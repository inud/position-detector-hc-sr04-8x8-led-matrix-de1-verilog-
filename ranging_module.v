==> flow/design.v <==
module ranging_module(
	input wire clk,
	input wire echo,
	input wire reset,
	input wire [31:0] collegamenti,
	output reg trig,
	output wire [11:0] distance,
	output wire [23:0] period_cnt_output,
	output wire [31:0] period_cnt_full_out
);
	parameter maxDistance = 1010;  
	parameter calibrationEcho = 295;   
	parameter period_cnt_full_max =5000000;
	assign period_cnt_full_out = period_cnt_full_max;
	reg [23:0] period_cnt;
	wire period_cnt_full;
	always @(posedge clk or posedge reset)
		begin
			if (reset)
				period_cnt <= 0;
			else
				begin
					if (period_cnt_full)
						begin
							period_cnt <= 0;
						end
					else
						begin
							period_cnt <= period_cnt + 1;
						end
				end
		end
	assign period_cnt_full = (period_cnt == period_cnt_full_max + 1);
	assign period_cnt_output = period_cnt;
	always @(posedge clk or posedge reset)
		begin
			if (reset)
				trig <= 0;
			else
				trig <= ( period_cnt > 1000 && period_cnt < 51000);
		end
	reg [11:0] echo_length;
	always @(posedge clk or posedge reset)
		begin
			if (reset)
				echo_length <= 0;
			else
				begin
					if (trig || echo_length == calibrationEcho) 
						echo_length <= 0;
					else if (echo)
						echo_length <= echo_length + 1;
				end
		end
	reg [11:0] distance_temp;
	always @(posedge clk or posedge reset)	
		begin
			if (reset)
				distance_temp <= 0;
			else
				begin
					if (trig)
						distance_temp <= 0;
					else if (echo && echo_length == calibrationEcho && distance_temp < maxDistance) 
						distance_temp <= distance_temp + 1;
				end
		end
	 reg [11:0] distance_output;
	 always @(posedge clk or posedge reset)
	 	begin
	 		if (reset)
	 			distance_output <= 0;
	 		else if (period_cnt_full)
				begin
					distance_output <= distance_temp;					
				end
	 	end
	assign distance = distance_output / 10;  
endmodule
# ---- From RTL to reports: ranging_module
# What the tools print for ranging_module, step after step.
# Lines are those of the file above, counted from 1.
# Operators carry their Yosys type and port widths (W data, S select, Z words).
# Cell names lack the library's common part.
# A cell with - has no value.
dict set report inputs {
  top {ranging_module}
  clock {clk}
  library {sky130hd}
  pvt_corner {tt_025C_1v80}
}

# ---- Word level
# Source: Yosys, flattened and elaborated, memories not mapped. Widths are those after wreduce. Registers that Yosys merges into a memory's read port (data or address) are not register bits. Print and check cells do not count. Equal cells are merged and count once.
dict set report word_totals {
  ff_bits 61
  in_bits 35
  out_inout_bits 69
  elab_cells 25
}
dict set report op_classes {
  addsub 3
  div_mod_pow 1
  n_cmp 3
  eq_ne 2
  muxes 5
  n_reduce_logical 6
}
# operator n
set op_table {}
lappend op_table {{$div A12 B4 Y32 const B} 1}
lappend op_table {{$mux W12} 4}
lappend op_table {{$add A12 B1 Y12 const B} 2}
lappend op_table {{$add A24 B1 Y24 const B} 1}
lappend op_table {{$gt A24 B10 Y1 const B} 1}
lappend op_table {{$lt A24 B16 Y1 const B} 1}
lappend op_table {{$eq A24 B23 Y1 const B} 1}
lappend op_table {{$mux W24} 1}
lappend op_table {{$lt A12 B10 Y1 const B} 1}
lappend op_table {{$eq A12 B9 Y1 const B} 1}
lappend op_table {{$reduce_bool A2 Y1} 2}
lappend op_table {{$logic_and A1 B1 Y1} 3}
lappend op_table {{$logic_or A1 B1 Y1} 1}

# ---- Logic depth
# Longest topological path by Yosys (ltp), each cell counted once; first at word level (registers and memories cut), then after technology mapping (sequential cells cut; the memories' decode and read muxes count).
dict set report logic_depth {
  word_depth 5
  abc_area 0
  depth_mapped 20
  depth_no_buf 20
}

# ---- After synthesis
# The flow's flattened synthesis, as Yosys stat reports it; memories are mapped. The netlist is that of the ABC_AREA named above (0 if unset); the other value can give another one.
# The area totals of this step are shown rounded.
# cell_type n area_total_um2
set by_type {}
lappend by_type {dfrtp_1 61 1.53E+03}
lappend by_type {buf_4 36 270.259}
lappend by_type {nor2_1 69 258.998}
lappend by_type {xor2_1 27 236.477}
lappend by_type {nand2_1 50 187.68}
lappend by_type {xnor2_1 20 175.168}
lappend by_type {nand3_1 29 145.139}
lappend by_type {o21ai_0 25 125.12}
lappend by_type {a21oi_1 23 115.11}
lappend by_type {ha_1 6 75.072}
lappend by_type {nor3_1 14 70.067}
lappend by_type {and3_1 11 68.816}
lappend by_type {nand2b_1 11 68.816}
lappend by_type {nand4_1 11 68.816}
lappend by_type {mux2_2 6 67.565}
lappend by_type {clkbuf_1 17 63.811}
lappend by_type {inv_1 16 60.058}
lappend by_type {mux2i_1 6 60.058}
# Not listed: further types 80, cells in them 173.
dict set report synth_totals {
  stdcells 611
  yosys_area_um2 5167
  seqArea_um2 1526
  flip_flops 61
  buf_cells 57
}

# ---- Path before layout
# OpenSTA on the mapped netlist: ideal clock, no wires. The path of least setup slack (recovery checks aside). Input and output delay are each 20% of the period. Register names are those of the netlist, which keeps one name where synthesis merged equal registers.
dict set report synth_timing {
  path_type {register -> output}
  start {register distance_output[9]}
  end {output port distance[0]}
  clock_period_ns 7.38
  out_delay_ns 1.476
  arrival_time_ns 4.674
  required_time_ns 5.904
  setup_slack_ns 1.230
  path_delay_ns 4.674
  stages 19
  period_less_setup_slack_ns 6.15
}
# "path_delay_ns" is the arrival time less input delay plus setup time.
# A path that ends at an output port has no setup time.
# "stages" counts driving pins, that of a launching flip-flop among them; a cell with two outputs on the path counts twice.
# "period_less_setup_slack_ns" = period - worst setup slack (recovery checks aside). The figure is calculated, with input and output delays left at 20% of the set period.
# Between the ends stands the longest chain of elaborated cells between them, by number of cells; it is not shown to be the way that was timed. Of several equally long chains one is given.
# A line is the first line of the expression or statement that the cell stems from. Yosys adds cells for indexed reads and writes and turns some case tables into memories.
dict set report synth_between {
  cell_sequence {dfrtp_1 > nor2_1 > inv_1 > ha_1 > nand2b_2 > o31ai_2 > a21o_2 > o211ai_1 > a2bb2o_4 > a22o_1 > a211oi_4 > o21ai_2 > a311o_1 > a32o_1 > o211a_4 > and4_4 > o22a_1 > a221o_1 > nand4_1}
  elab_chain_cells 1
  cells_between 1
  cone_lines 1
  classes_between {1 x div}
}
# element line_no
set synth_lines {}
lappend synth_lines {{start, declared} 68} ;# reg [11:0] distance_output;
lappend synth_lines {{start, assigned} 72} ;# distance_output <= 0;
lappend synth_lines {{start, assigned} 75} ;# distance_output <= distance_temp;
lappend synth_lines {{$div A12 B4 Y32} 78} ;# assign distance = distance_output / 10;
lappend synth_lines {{end, declared} 7} ;# output wire [11:0] distance,

# ---- Path in the finished layout
# From the final timing report of run 1: the path of least setup slack in the routed layout; clock arrival at registers is part of the times.
dict set report layout_timing {
  path_type {register -> output}
  start {register distance_output[9]}
  end {output port distance[0]}
  clock_period_ns 4.38
  out_delay_ns 0.88
  arrival_time_ns 5.10
  required_time_ns 3.50
  setup_slack_ns -1.60
  stages 23
}
# Between the ends stands the longest chain of elaborated cells between them, by number of cells; it is not shown to be the way that was timed. Of several equally long chains one is given.
dict set report layout_between {
  cell_sequence {dfrtp_2 > nor2_4 > inv_2 > ha_4 > nor2b_4 > a2111o_1 > buf_6 > a21oi_4 > o221ai_2 > and2_4 > a22o_4 > o311ai_4 > a31oi_4 > or3_4 > o31ai_4 > buf_4 > o211a_4 > o2111a_1 > a211oi_4 > buf_4 > o32ai_2 > nand4_1 > buf_2}
  elab_chain_cells 1
  cells_between 1
  cone_lines 1
  classes_between {1 x div}
}
# element line_no
set layout_lines {}
lappend layout_lines {{start, declared} 68} ;# reg [11:0] distance_output;
lappend layout_lines {{start, assigned} 72} ;# distance_output <= 0;
lappend layout_lines {{start, assigned} 75} ;# distance_output <= distance_temp;
lappend layout_lines {{$div A12 B4 Y32} 78} ;# assign distance = distance_output / 10;
lappend layout_lines {{end, declared} 7} ;# output wire [11:0] distance,

Measured results for ranging_module: 2 stored runs of the Yosys and OpenROAD flow on sky130hd. The settings differ; the order carries no meaning. The constraints put input and output delay at 20% of the set period each and load the outputs with 0.01 pF.
"clock_period_reached_ns" = clock period - worst setup slack. The figure is calculated, with input and output delays left at 20% of the set period.
"worst_path_allowed_less_slack_ns" = time allowed to the worst setup path (clock period - input delay - output delay, where it has them) - its slack; a late launch clock adds to it, a late capture clock takes from it.
"totalPower_mw" is the tool's figure for a default switching activity; nothing was simulated.
The results are shown rounded.

[flow] run 1: files
==> flow/run.sh <==
#!/bin/bash
# the make line also repeats the synthesis and layout settings of config.mk as NAME=value (left out here)
make -C /OpenROAD-flow-scripts/flow DESIGN_CONFIG=/design/flow/config.mk WORK_HOME=/design/flow/orfs CLKGATE_MAP_FILE= finish
==> flow/config.mk <==
export PLATFORM = sky130hd
export DESIGN_NAME = ranging_module
export DESIGN_NICKNAME = ranging_module
export VERILOG_FILES = /design/flow/design.v
export SDC_FILE = /design/flow/constraint.sdc
export NUM_CORES = 4
export LEC_CHECK = 0
export CAP_MARGIN = 20
export CELL_PAD_IN_SITES_GLOBAL_PLACEMENT = 2
export CORE_MARGIN = 2
export CORE_UTILIZATION = 34
export CTS_CLUSTER_DIAMETER = 270
export GPL_TIMING_DRIVEN = 0
export PLACE_DENSITY = 0.91
export SETUP_SLACK_MARGIN = 0.5
export SLEW_MARGIN = 5
==> flow/constraint.sdc <==
create_clock -name core_clock -period 4.38 [get_ports {clk}]
set_input_delay 0.8760 -clock core_clock [delete_from_list [all_inputs] [get_ports {clk}]]
set_output_delay 0.8760 -clock core_clock [all_outputs]
set_load 0.01 [all_outputs]

[flow] run 1: metrics
[metrics] final_stdcell_area_um2 = 7018
[metrics] worst_path_allowed_less_slack_ns = 5.10
[metrics] critical_path_kind = register -> output
[metrics] worst_hold_slack_ns = 0.507
[metrics] timing.setup.tns_ns = -5.413
[metrics] totalPower_mw = 1.428
[metrics] design.die.area_um2 = 16200
[metrics] synthesis_area_um2 = 5167
[metrics] fin_ws_ns = -1.595
[metrics] utilization_frac = 0.467
[metrics] clock_period_reached_ns = 5.975

[flow] run 2: files
==> flow/run.sh <==
#!/bin/bash
# the make line also repeats the synthesis and layout settings of config.mk as NAME=value (left out here)
make -C /OpenROAD-flow-scripts/flow DESIGN_CONFIG=/design/flow/config.mk WORK_HOME=/design/flow/orfs CLKGATE_MAP_FILE= finish
==> flow/config.mk <==
export PLATFORM = sky130hd
export DESIGN_NAME = ranging_module
export DESIGN_NICKNAME = ranging_module
export VERILOG_FILES = /design/flow/design.v
export SDC_FILE = /design/flow/constraint.sdc
export NUM_CORES = 4
export LEC_CHECK = 0
export ABC_AREA = 1
export CAP_MARGIN = 20
export CELL_PAD_IN_SITES_DETAIL_PLACEMENT = 0
export CELL_PAD_IN_SITES_GLOBAL_PLACEMENT = 0
export CORE_MARGIN = 4
export CORE_UTILIZATION = 45
export CTS_CLUSTER_SIZE = 37
export MAX_ROUTING_LAYER = met4
export PLACE_DENSITY_LB_ADDON = 0.12
export SLEW_MARGIN = 20
export TNS_END_PERCENT = 80
==> flow/constraint.sdc <==
create_clock -name core_clock -period 5.32 [get_ports {clk}]
set_input_delay 1.0640 -clock core_clock [delete_from_list [all_inputs] [get_ports {clk}]]
set_output_delay 1.0640 -clock core_clock [all_outputs]
set_load 0.01 [all_outputs]

[flow] run 2: metrics
[metrics] final_stdcell_area_um2 = 7027
[metrics] worst_path_allowed_less_slack_ns = 5.24
[metrics] critical_path_kind = register -> output
[metrics] worst_hold_slack_ns = 0.484
[metrics] timing.setup.tns_ns = -2.036
[metrics] totalPower_mw = 1.209
[metrics] design.die.area_um2 = 13160
[metrics] synthesis_area_um2 = 5124
[metrics] fin_ws_ns = -0.980
[metrics] utilization_frac = 0.64
[metrics] clock_period_reached_ns = 6.300
